==> flow/design.v <==
module tictactoe (
    input clk,                
    input rst_n,              
    input [3:0] x_in, y_in,   
    input make_move,          
    output reg [1:0] winner,  
    output reg tie,           
    output [17:0] board       
);
    localparam S_IDLE       = 3'b000;
    localparam S_P1_TURN    = 3'b001;
    localparam S_P2_TURN    = 3'b010;
    localparam S_CHECK_WIN  = 3'b011;
    localparam S_END_GAME   = 3'b100;
    reg [2:0] state;
    reg [1:0] player_turn;  
    reg [3:0] moves_count;  
    reg [1:0] unpacked_board [0:2][0:2];
    integer i, j;
    initial begin
        i = 0;
        j = 0;
    end
    always @(posedge clk or negedge rst_n) begin
        if (!rst_n) begin
            state <= S_IDLE;
            player_turn <= 2'b01;
            winner <= 2'b00;
            tie <= 1'b0;
            moves_count <= 4'b0000;
            for (i = 0; i < 3; i = i + 1) begin
                for (j = 0; j < 3; j = j + 1) begin
                    unpacked_board[i][j] <= 2'b00;
                end
            end
        end else begin
            case(state)
                S_IDLE: begin
                    state <= S_P1_TURN;
                end
                S_P1_TURN: begin
                    if (make_move) begin
                        if (unpacked_board[y_in][x_in] == 2'b00) begin
                            unpacked_board[y_in][x_in] <= 2'b01;  
                            moves_count <= moves_count + 1;
                            state <= S_CHECK_WIN;
                            player_turn <= 2'b10;
                        end
                    end
                end
                S_P2_TURN: begin
                    if (make_move) begin
                        if (unpacked_board[y_in][x_in] == 2'b00) begin
                            unpacked_board[y_in][x_in] <= 2'b10;  
                            moves_count <= moves_count + 1;
                            state <= S_CHECK_WIN;
                            player_turn <= 2'b01;
                        end
                    end
                end
                S_CHECK_WIN: begin
                    if (check_win(2'b01)) begin
                        winner <= 2'b01;
                        state <= S_END_GAME;
                    end else if (check_win(2'b10)) begin
                        winner <= 2'b10;
                        state <= S_END_GAME;
                    end else if (moves_count == 9) begin
                        tie <= 1'b1;
                        state <= S_END_GAME;
                    end else begin
                        state <= (player_turn == 2'b01) ? S_P1_TURN : S_P2_TURN;
                    end
                end
                S_END_GAME: begin
                end
            endcase
        end
    end
    assign board = {
        unpacked_board[0][0], unpacked_board[0][1], unpacked_board[0][2],
        unpacked_board[1][0], unpacked_board[1][1], unpacked_board[1][2],
        unpacked_board[2][0], unpacked_board[2][1], unpacked_board[2][2]
    };
    function check_win;
        input [1:0] player;
        reg temp_winner;
        integer x, y;   
        begin
            temp_winner = 1'b0;
            for (y = 0; y < 3; y = y + 1) begin
                if (unpacked_board[y][0] == player && unpacked_board[y][1] == player && unpacked_board[y][2] == player) begin
                    temp_winner = 1'b1;
                end
            end
            for (x = 0; x < 3; x = x + 1) begin
                if (unpacked_board[0][x] == player && unpacked_board[1][x] == player && unpacked_board[2][x] == player) begin
                    temp_winner = 1'b1;
                end
            end
            if (unpacked_board[0][0] == player && unpacked_board[1][1] == player && unpacked_board[2][2] == player) begin
                temp_winner = 1'b1;
            end
            if (unpacked_board[0][2] == player && unpacked_board[1][1] == player && unpacked_board[2][0] == player) begin
                temp_winner = 1'b1;
            end
            check_win = temp_winner;
        end
    endfunction
endmodule
# [Step by step through the tools: tictactoe]
# What the tools print for tictactoe, step after step.
# Line numbers count from 1 in the design file above.
# Library cell names are shortened.
# A cell with n/a has no value.
[inputs] top_module="tictactoe" clock="clk" library="sky130hd" corner="tt_025C_1v80"

# [Word level]
# Counts by Yosys on the flattened word-level netlist (proc, flatten, opt, wreduce). Print and check cells are left out. Cells with the same type and inputs are merged into one.
[word_totals] regBits=30 input_bits=11 out_inout_bits=21 word_cells=231
[classes] add_sub_neg=2 mul=1 eq_ne=53 muxes=107 bitwise=2 n_reduce_logical=52
[op_table] cell="2-bit two-way mux" n=64
[op_table] cell="7-bit AND reduction" n=9
[op_table] cell="2-bit inequality test with constant B" n=22
[op_table] cell="2-bit parallel mux with 2-bit select" n=10
[op_table] cell="1-bit logical AND" n=32
[op_table] cell="3-bit two-way mux" n=7
[op_table] cell="2-bit by 1-bit equality test with 1-bit output with constant B" n=10
[op_table] cell="1-bit two-way mux" n=19
[op_table] cell="2-bit equality test with constant B" n=9
[op_table] cell="2-bit parallel mux with 9-bit select" n=1
[op_table] cell="4-bit by 3-bit equality test with 1-bit output with constant B" n=4
[op_table] cell="4-bit two-way mux" n=4
[op_table] cell="3-bit parallel mux with 4-bit select" n=1
[op_table] cell="5-bit AND reduction" n=2
[op_table] cell="4-bit by 2-bit equality test with 1-bit output with constant B" n=2
[op_table] cell="4-bit by 2-bit multiplier with 4-bit output with constant B" n=1
[op_table] cell="4-bit equality test with constant B" n=2
[op_table] cell="4-bit parallel mux with 2-bit select" n=1
[op_table] cell="3-bit by 2-bit equality test with 1-bit output with constant B" n=2
[op_table] cell="2-bit zero test" n=2
[op_table] cell="2-bit nonzero test" n=2
[op_table] cell="4-bit by 1-bit adder with 4-bit output with constant B" n=1
[op_table] cell="4-bit by 1-bit equality test with 1-bit output with constant B" n=1
[op_table] cell="4-bit adder" n=1
[op_table] cell="4-bit zero test" n=1
[op_table] cell="4-bit AND reduction" n=1
[op_table] cell="4-bit nonzero test" n=1
[op_table] cell="3-bit by 1-bit equality test with 1-bit output with constant B" n=1
# Not listed: further kinds 3, cells in them 4.

# [Longest topological paths]
# Depth = most cells in a row (Yosys ltp): at word level without a register or memory, in the mapped netlist without a sequential cell, where the memories' decode and read muxes count.
[logic_depth] word_depth=17 abc_area=0 mapped_depth=11 mapped_depth_nobuf=10

# [Synthesis result]
# Source: synth_stat.txt of the flow (Yosys; design flattened, memories mapped). It holds for the ABC_AREA given above (unset counts as 0); a run with the other value may have another netlist.
# Totals and module areas in this step are rounded.
[by_type] cell_type="dfrtp_1" n=28 type_area_um2=700.672
[by_type] cell_type="nand2b_1" n=13 type_area_um2=81.328
[by_type] cell_type="fa_1" n=3 type_area_um2=60.058
[by_type] cell_type="dfstp_2" n=2 type_area_um2=52.55
[by_type] cell_type="o21bai_1" n=7 type_area_um2=52.55
[by_type] cell_type="ha_1" n=4 type_area_um2=50.048
[by_type] cell_type="inv_1" n=12 type_area_um2=45.043
[by_type] cell_type="nand2_1" n=9 type_area_um2=33.782
[by_type] cell_type="nor2_1" n=9 type_area_um2=33.782
[by_type] cell_type="o22ai_1" n=5 type_area_um2=31.28
[by_type] cell_type="a21o_1" n=4 type_area_um2=30.029
[by_type] cell_type="nand3_1" n=6 type_area_um2=30.029
[by_type] cell_type="nand3b_1" n=4 type_area_um2=30.029
[by_type] cell_type="a31o_2" n=3 type_area_um2=26.275
[by_type] cell_type="xnor2_1" n=3 type_area_um2=26.275
[by_type] cell_type="a21oi_1" n=5 type_area_um2=25.024
[by_type] cell_type="a31oi_1" n=4 type_area_um2=25.024
[by_type] cell_type="o21ai_0" n=5 type_area_um2=25.024
# Other cell types: 33; their cells: 46.
[synth_totals] cells=172 synth_area_um2=1740 seq_area_um2=753 ffs=30

# [Worst setup path after synthesis]
# Source: OpenSTA report_checks on the synthesized netlist (no wires, ideal clock, input and output delay 20% of the period each), path of least setup slack; recovery checks are left aside. Register names are those of the netlist, which keeps one name where synthesis merged equal registers.
[synth_path] kind="input -> register" from="input port x_in[1]" to="register moves_count[1]" tclk_ns=3.41 in_delay_ns=0.682 setup_time_ns=0.079 arrival_time_ns=3.495 setup_slack_ns=-0.164 path_delay_ns=2.892 path_stages=11 path_buffers=1 synth_period_reached_ns=3.574
# "path_delay_ns" is the arrival time less input delay plus setup time.
# "path_stages": output pins that drive a net of the path, with the launching flip-flop's if there is one; two outputs of one cell count as two.
# "synth_period_reached_ns" = period - worst setup slack (recovery checks aside). The figure is calculated, with input and output delays left at 20% of the set period.
# The rows between start and end are the longest chain of elaborated cells between them; the timing report does not say that the signal goes this way. Where chains are equally long, one stands for them.
# Each line given opens the expression or statement behind the cell; cells for indexed reads and writes are added by Yosys, which also makes memories of some case tables.
# At most two assigning lines are given for a register; there are more.
[synth_between] cell_sequence="fa_1 -> ha_1 -> fa_1 -> xnor3_2 -> xnor2_2 -> or4_4 -> a21oi_2 -> or2_1 -> buf_6 -> and2b_2 -> mux2i_1" elab_chain_len=9 cone_cells=24 cone_classes="1 x add/sub; 10 x eq/ne; 9 x mux; 4 x reduce/logical"
[synth_rtl] element="start, declared" line_no=4 text="input [3:0] x_in, y_in,"
[synth_rtl] element="4-bit adder" line_no=53 text="if (unpacked_board[y_in][x_in] == 2'b00) begin"
[synth_rtl] element="4-bit equality test" line_no=53
[synth_rtl] element="2-bit parallel mux with 9-bit select" line_no=53
[synth_rtl] element="2-bit two-way mux" line_no=52 text="if (make_move) begin"
[synth_rtl] element="2-bit two-way mux" line_no=37 text="case(state)"
[synth_rtl] element="2-bit zero test" line_no=53
[synth_rtl] element="4-bit two-way mux" line_no=53
[synth_rtl] element="4-bit two-way mux" line_no=52
[synth_rtl] element="4-bit parallel mux with 2-bit select" line_no=37
[synth_rtl] element="end, assigned" line_no=45 text="moves_count <= moves_count + 1;"
[synth_rtl] element="end, assigned" line_no=55 text="moves_count <= moves_count + 1;"
[synth_rtl] element="end, declared" line_no=17 text="reg [3:0] moves_count;"

# [Path in the finished layout]
# From the final timing report of job 1: the path of least setup slack in the routed layout; clock arrival at registers is part of the times.
[layout_path] kind="input -> register" from="input port x_in[1]" to="register unpacked_board" tclk_ns=3.84 in_delay_ns=0.77 setup_time_ns=0.11 arrival_time_ns=3.85 setup_slack_ns=0.16 path_stages=11 path_buffers=1
# An end named without its bit number is one bit of that signal or, where synthesis recoded a state register, one of its new flip-flops.
# The rows between start and end are the longest chain of elaborated cells between them; the timing report does not say that the signal goes this way. Where chains are equally long, one stands for them.
# At most two assigning lines are given for a register; there are more.
[layout_between] cell_sequence="clkdlybuf4s50_1 -> fa_1 -> ha_1 -> fa_1 -> inv_1 -> a2111oi_4 -> o31a_1 -> a21oi_4 -> or2_2 -> and2_1 -> a31o_2" elab_chain_len=9 cone_cells=28 cone_classes="1 x add/sub; 12 x eq/ne; 11 x mux; 4 x reduce/logical"
[layout_rtl] element="start, declared" line_no=4 text="input [3:0] x_in, y_in,"
[layout_rtl] element="4-bit adder" line_no=53 text="if (unpacked_board[y_in][x_in] == 2'b00) begin"
[layout_rtl] element="4-bit equality test" line_no=53
[layout_rtl] element="2-bit parallel mux with 9-bit select" line_no=53
[layout_rtl] element="2-bit two-way mux" line_no=52 text="if (make_move) begin"
[layout_rtl] element="2-bit two-way mux" line_no=37 text="case(state)"
[layout_rtl] element="2-bit zero test" line_no=53
[layout_rtl] element="2-bit two-way mux" line_no=53
[layout_rtl] element="2-bit two-way mux" line_no=52
[layout_rtl] element="2-bit parallel mux with 2-bit select" line_no=37
[layout_rtl] element="end, assigned" line_no=33 text="unpacked_board[i][j] <= 2'b00;"
[layout_rtl] element="end, assigned" line_no=44 text="unpacked_board[y_in][x_in] <= 2'b01;"
[layout_rtl] element="end, declared" line_no=18 text="reg [1:0] unpacked_board [0:2][0:2];"

Design tictactoe on sky130hd. What follows are 2 stored runs of the flow, each under its own settings; their order means nothing. The constraints put input and output delay at 20% of the set period each and load the outputs with 0.01 pF.
"achieved clock period" means the clock period less the worst setup slack. The figure is calculated, with input and output delays left at 20% of the set period.
"worst setup path time": the worst setup path's part of the clock period (all of it between registers, 20% less for each end at a port) less its slack. A launch clock that arrives late makes it longer, a capture clock that arrives late makes it shorter.
By "power" is meant OpenSTA's value without simulated activity: inputs other than the clock are taken to toggle once in ten clock periods, and the tool carries that through the logic.
The results are shown rounded.
[job 1] settings: period_ns=3.84, CORE_UTILIZATION=41, CAP_MARGIN=20, CORE_MARGIN=2, SLEW_MARGIN=20
[job 1] result: chip area after synthesis (Yosys) 1740 sq um, die area 4770 sq um, standard-cell area of the final layout 2410 sq um, utilization 0.599, worst setup slack after layout 0.161 ns, total negative slack 0.000 ns, worst hold slack 0.470 ns, power 1.70 mW, achieved clock period 3.679 ns, worst setup path time 2.91 ns, worst setup path kind input -> register
[job 2] settings: period_ns=3.48, CORE_UTILIZATION=41, PLACE_DENSITY=0.74, CELL_PAD_IN_SITES_DETAIL_PLACEMENT=1, ABC_AREA=0, GPL_TIMING_DRIVEN=1, CTS_CLUSTER_SIZE=98, SLEW_MARGIN=35, MIN_ROUTING_LAYER=met2, MAX_ROUTING_LAYER=met5, CAP_MARGIN=20, CORE_MARGIN=2
[job 2] result: chip area after synthesis (Yosys) 1740 sq um, die area 4770 sq um, standard-cell area of the final layout 2520 sq um, utilization 0.627, worst setup slack after layout 0.041 ns, total negative slack 0.000 ns, worst hold slack 0.494 ns, power 2.16 mW, achieved clock period 3.439 ns, worst setup path time 2.74 ns, worst setup path kind input -> register
